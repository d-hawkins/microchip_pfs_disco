==> flow/design.v <==
module blinky #(
		parameter int CNT_WIDTH = 32,
		parameter int LED_WIDTH = 8
	) (
		input rst_n,
		input clk,
		output [LED_WIDTH-1:0] led
	);
	logic [CNT_WIDTH-1:0] count;
	always_ff @(negedge rst_n or posedge clk) begin
		if (~rst_n) begin
			count <= '0;
		end
		else begin
			count <= count + 1'b1;
		end
	end
	assign led = count[(CNT_WIDTH-1) -: LED_WIDTH];
endmodule
# Reports on blinky
# The steps from the RTL of blinky to its reports follow in flow order.
# Line numbers count from 1 in the design file above.
# Library cell names are shortened.
# Not given: -
[setup]
top = "blinky"
clock_port = "clk"
lib = "sky130hd"
corner = "tt_025C_1v80"

# Elaborated design
# Source: Yosys, flattened and elaborated, memories not mapped. Widths are those after wreduce; folded enables and synchronous resets count as part of the registers. Registers that Yosys merges into a memory's read port (data or address) are not register bits. Print and check cells do not count. Equal cells are merged and count once.
[word_totals]
ff_bits = 32
in_bits = 2
elab_cells = 2
[op_classes]
n_addsub = 1
[ops]
columns = ["cell", "n"]
rows = [
  ["adder 32 x 1 -> 32 bit (second input constant)", 1],
]

# Logic depth
# Depth = most cells in a row (Yosys ltp): at word level without a register or memory, in the mapped netlist without a sequential cell, where the memories' decode and read muxes count.
[logic_depth]
ltp_word = 1
abc_area = 0
depth_mapped = 6
ltp_nobuf = 5

# After synthesis
# The flow's flattened synthesis, as Yosys stat reports it; memories are mapped. The netlist is that of the ABC_AREA named above (0 if unset); the other value can give another one.
# Totals and module areas in this step are rounded.
[mapped]
mapped_cells = 135
area_um2 = 1540
flip_flops = 32
[by_type]
columns = ["cell", "n"]
rows = [
  ["dfrtp_1", 32],
  ["xor2_1", 20],
  ["xnor2_1", 10],
  ["nor4_2", 5],
  ["buf_4", 8],
  ["nand3_1", 10],
  ["and4_1", 4],
  ["nand2_1", 9],
  ["nor4_1", 4],
  ["nor2_1", 6],
  ["nor4_4", 1],
  ["nand3_2", 2],
  ["nor3_1", 4],
  ["inv_1", 5],
  ["nand4_1", 3],
  ["and3_1", 2],
  ["ha_1", 1],
  ["buf_6", 1],
]
# Other cell types: 7; their cells: 8.

# Worst setup path after synthesis
# Path of least setup slack by OpenSTA after synthesis, without wires, with an ideal clock, recovery checks aside; 20% of the period is set as input and as output delay. Where synthesis merged equal registers, the netlist keeps one of their names.
[synth_path]
path_kind = "register to register"
from = "reg count[0]"
to = "reg count[26]"
period_ns = 1.85
arrival_time_ns = 1.520
path_slack_ns = 0.251
path_delay_ns = 1.599
path_stages = 7
n_path_buf = 1
period_less_setup_slack_ns = 1.599
# "path_delay_ns" = arrival - input delay + setup time.
# "path_stages" counts driving pins, that of a launching flip-flop among them; a cell with two outputs on the path counts twice.
# "period_less_setup_slack_ns" = period - worst setup slack (recovery checks aside). The figure is calculated, with input and output delays left at 20% of the set period.
# Between the ends stands the longest chain of elaborated cells between them, by number of cells; it is not shown to be the way that was timed. Of several equally long chains one is given.
# Each line given opens the expression or statement behind the cell; cells for indexed reads and writes are added by Yosys, which also makes memories of some case tables.
[synth_via]
cell_sequence = "dfrtp_1 ha_1 nand3_1 or3_1 buf_2 nor4_1 xor2_1"
elab_chain_cells = 1
cells_between = 1
lines_between = 1
cone_classes = "add/sub (1)"
[synth_rtl]
columns = ["element", "line_no", "rtl"]
rows = [
  ["start: declaration", 9, "logic [CNT_WIDTH-1:0] count;"],
  ["start: assignment", 12, "count <= '0;"],
  ["start: assignment", 15, "count <= count + 1'b1;"],
  ["adder 32 x 1 -> 32 bit", 15, ""],
  ["end: assignment", 12, ""],
  ["end: assignment", 15, ""],
  ["end: declaration", 9, ""],
]

# Worst path after layout
# Path of least setup slack in the final report of run 1 (OpenROAD, finished layout, wires in). Where an end is a register, its clock arrival counts in the times.
[layout_path]
path_kind = "register to output"
from = "reg count[26]"
to = "out led[2]"
period_ns = 1.92
out_delay_ns = 0.38
arrival_time_ns = 1.38
path_slack_ns = 0.16
path_stages = 2
n_path_buf = 1
[layout_via]
cell_sequence = "dfrtp_1 clkdlybuf4s50_1"
elab_chain_cells = 0
cells_between = 0
lines_between = 0
[layout_rtl]
columns = ["element", "line_no", "rtl"]
rows = [
  ["start: declaration", 9, "logic [CNT_WIDTH-1:0] count;"],
  ["start: assignment", 12, "count <= '0;"],
  ["start: assignment", 15, "count <= count + 1'b1;"],
  ["end: declaration", 7, "output [LED_WIDTH-1:0] led"],
]

Settings and measured results of 2 stored flow runs for module blinky (sky130hd), not sorted in any way. The constraints put input and output delay at 20% of the set period each and load the outputs with 0.01 pF.
"worst_setup_path_time_ns" = time allowed to the worst setup path (clock period - input delay - output delay, where it has them) - its slack; a late launch clock adds to it, a late capture clock takes from it.
By "power_total_mw" is meant OpenSTA's value without simulated activity: inputs other than the clock are taken to toggle once in ten clock periods, and the tool carries that through the logic.
The results are shown rounded.

# run 1
==> flow/run.sh <==
#!/bin/bash
# the make line also repeats the synthesis and layout settings of config.mk as NAME=value (left out here)
make -C /OpenROAD-flow-scripts/flow DESIGN_CONFIG=/design/flow/config.mk WORK_HOME=/design/flow/orfs CLKGATE_MAP_FILE= finish
==> flow/config.mk <==
export PLATFORM = sky130hd
export DESIGN_NAME = blinky
export DESIGN_NICKNAME = blinky
export VERILOG_FILES = /design/flow/design.v
export SDC_FILE = /design/flow/constraint.sdc
export NUM_CORES = 4
export LEC_CHECK = 0
export ABC_AREA = 0
export CAP_MARGIN = 20
export CORE_MARGIN = 2
export CORE_UTILIZATION = 52
export GPL_ROUTABILITY_DRIVEN = 1
export GPL_TIMING_DRIVEN = 1
export PLACE_DENSITY_LB_ADDON = 0.2
export SLEW_MARGIN = 20
==> flow/constraint.sdc <==
create_clock -name core_clock -period 1.92 [get_ports {clk}]
set_input_delay 0.3840 -clock core_clock [delete_from_list [all_inputs] [get_ports {clk}]]
set_output_delay 0.3840 -clock core_clock [all_outputs]
set_load 0.01 [all_outputs]

==> run 1: results <==
synthArea_um2=1540
timing.setup.ws_ns=0.156
total_die_area_um2=3410
power_total_mw=1.09
worst_setup_path_time_ns=1.38
critical_path_type="register to output"
cell_area_final_um2=1670

# run 2
==> flow/run.sh <==
#!/bin/bash
# the make line also repeats the synthesis and layout settings of config.mk as NAME=value (left out here)
make -C /OpenROAD-flow-scripts/flow DESIGN_CONFIG=/design/flow/config.mk WORK_HOME=/design/flow/orfs CLKGATE_MAP_FILE= finish
==> flow/config.mk <==
export PLATFORM = sky130hd
export DESIGN_NAME = blinky
export DESIGN_NICKNAME = blinky
export VERILOG_FILES = /design/flow/design.v
export SDC_FILE = /design/flow/constraint.sdc
export NUM_CORES = 4
export LEC_CHECK = 0
export ABC_AREA = 1
export CAP_MARGIN = 20
export CELL_PAD_IN_SITES_DETAIL_PLACEMENT = 1
export CORE_MARGIN = 2
export CORE_UTILIZATION = 32
export GPL_TIMING_DRIVEN = 0
export MAX_ROUTING_LAYER = met5
export PLACE_DENSITY_LB_ADDON = 0.29
export SLEW_MARGIN = 20
==> flow/constraint.sdc <==
create_clock -name core_clock -period 1.01 [get_ports {clk}]
set_input_delay 0.2020 -clock core_clock [delete_from_list [all_inputs] [get_ports {clk}]]
set_output_delay 0.2020 -clock core_clock [all_outputs]
set_load 0.01 [all_outputs]

==> run 2: results <==
synthArea_um2=1850
timing.setup.ws_ns=-0.297
total_die_area_um2=6400
power_total_mw=2.37
worst_setup_path_time_ns=1.31
critical_path_type="register to register"
cell_area_final_um2=2450
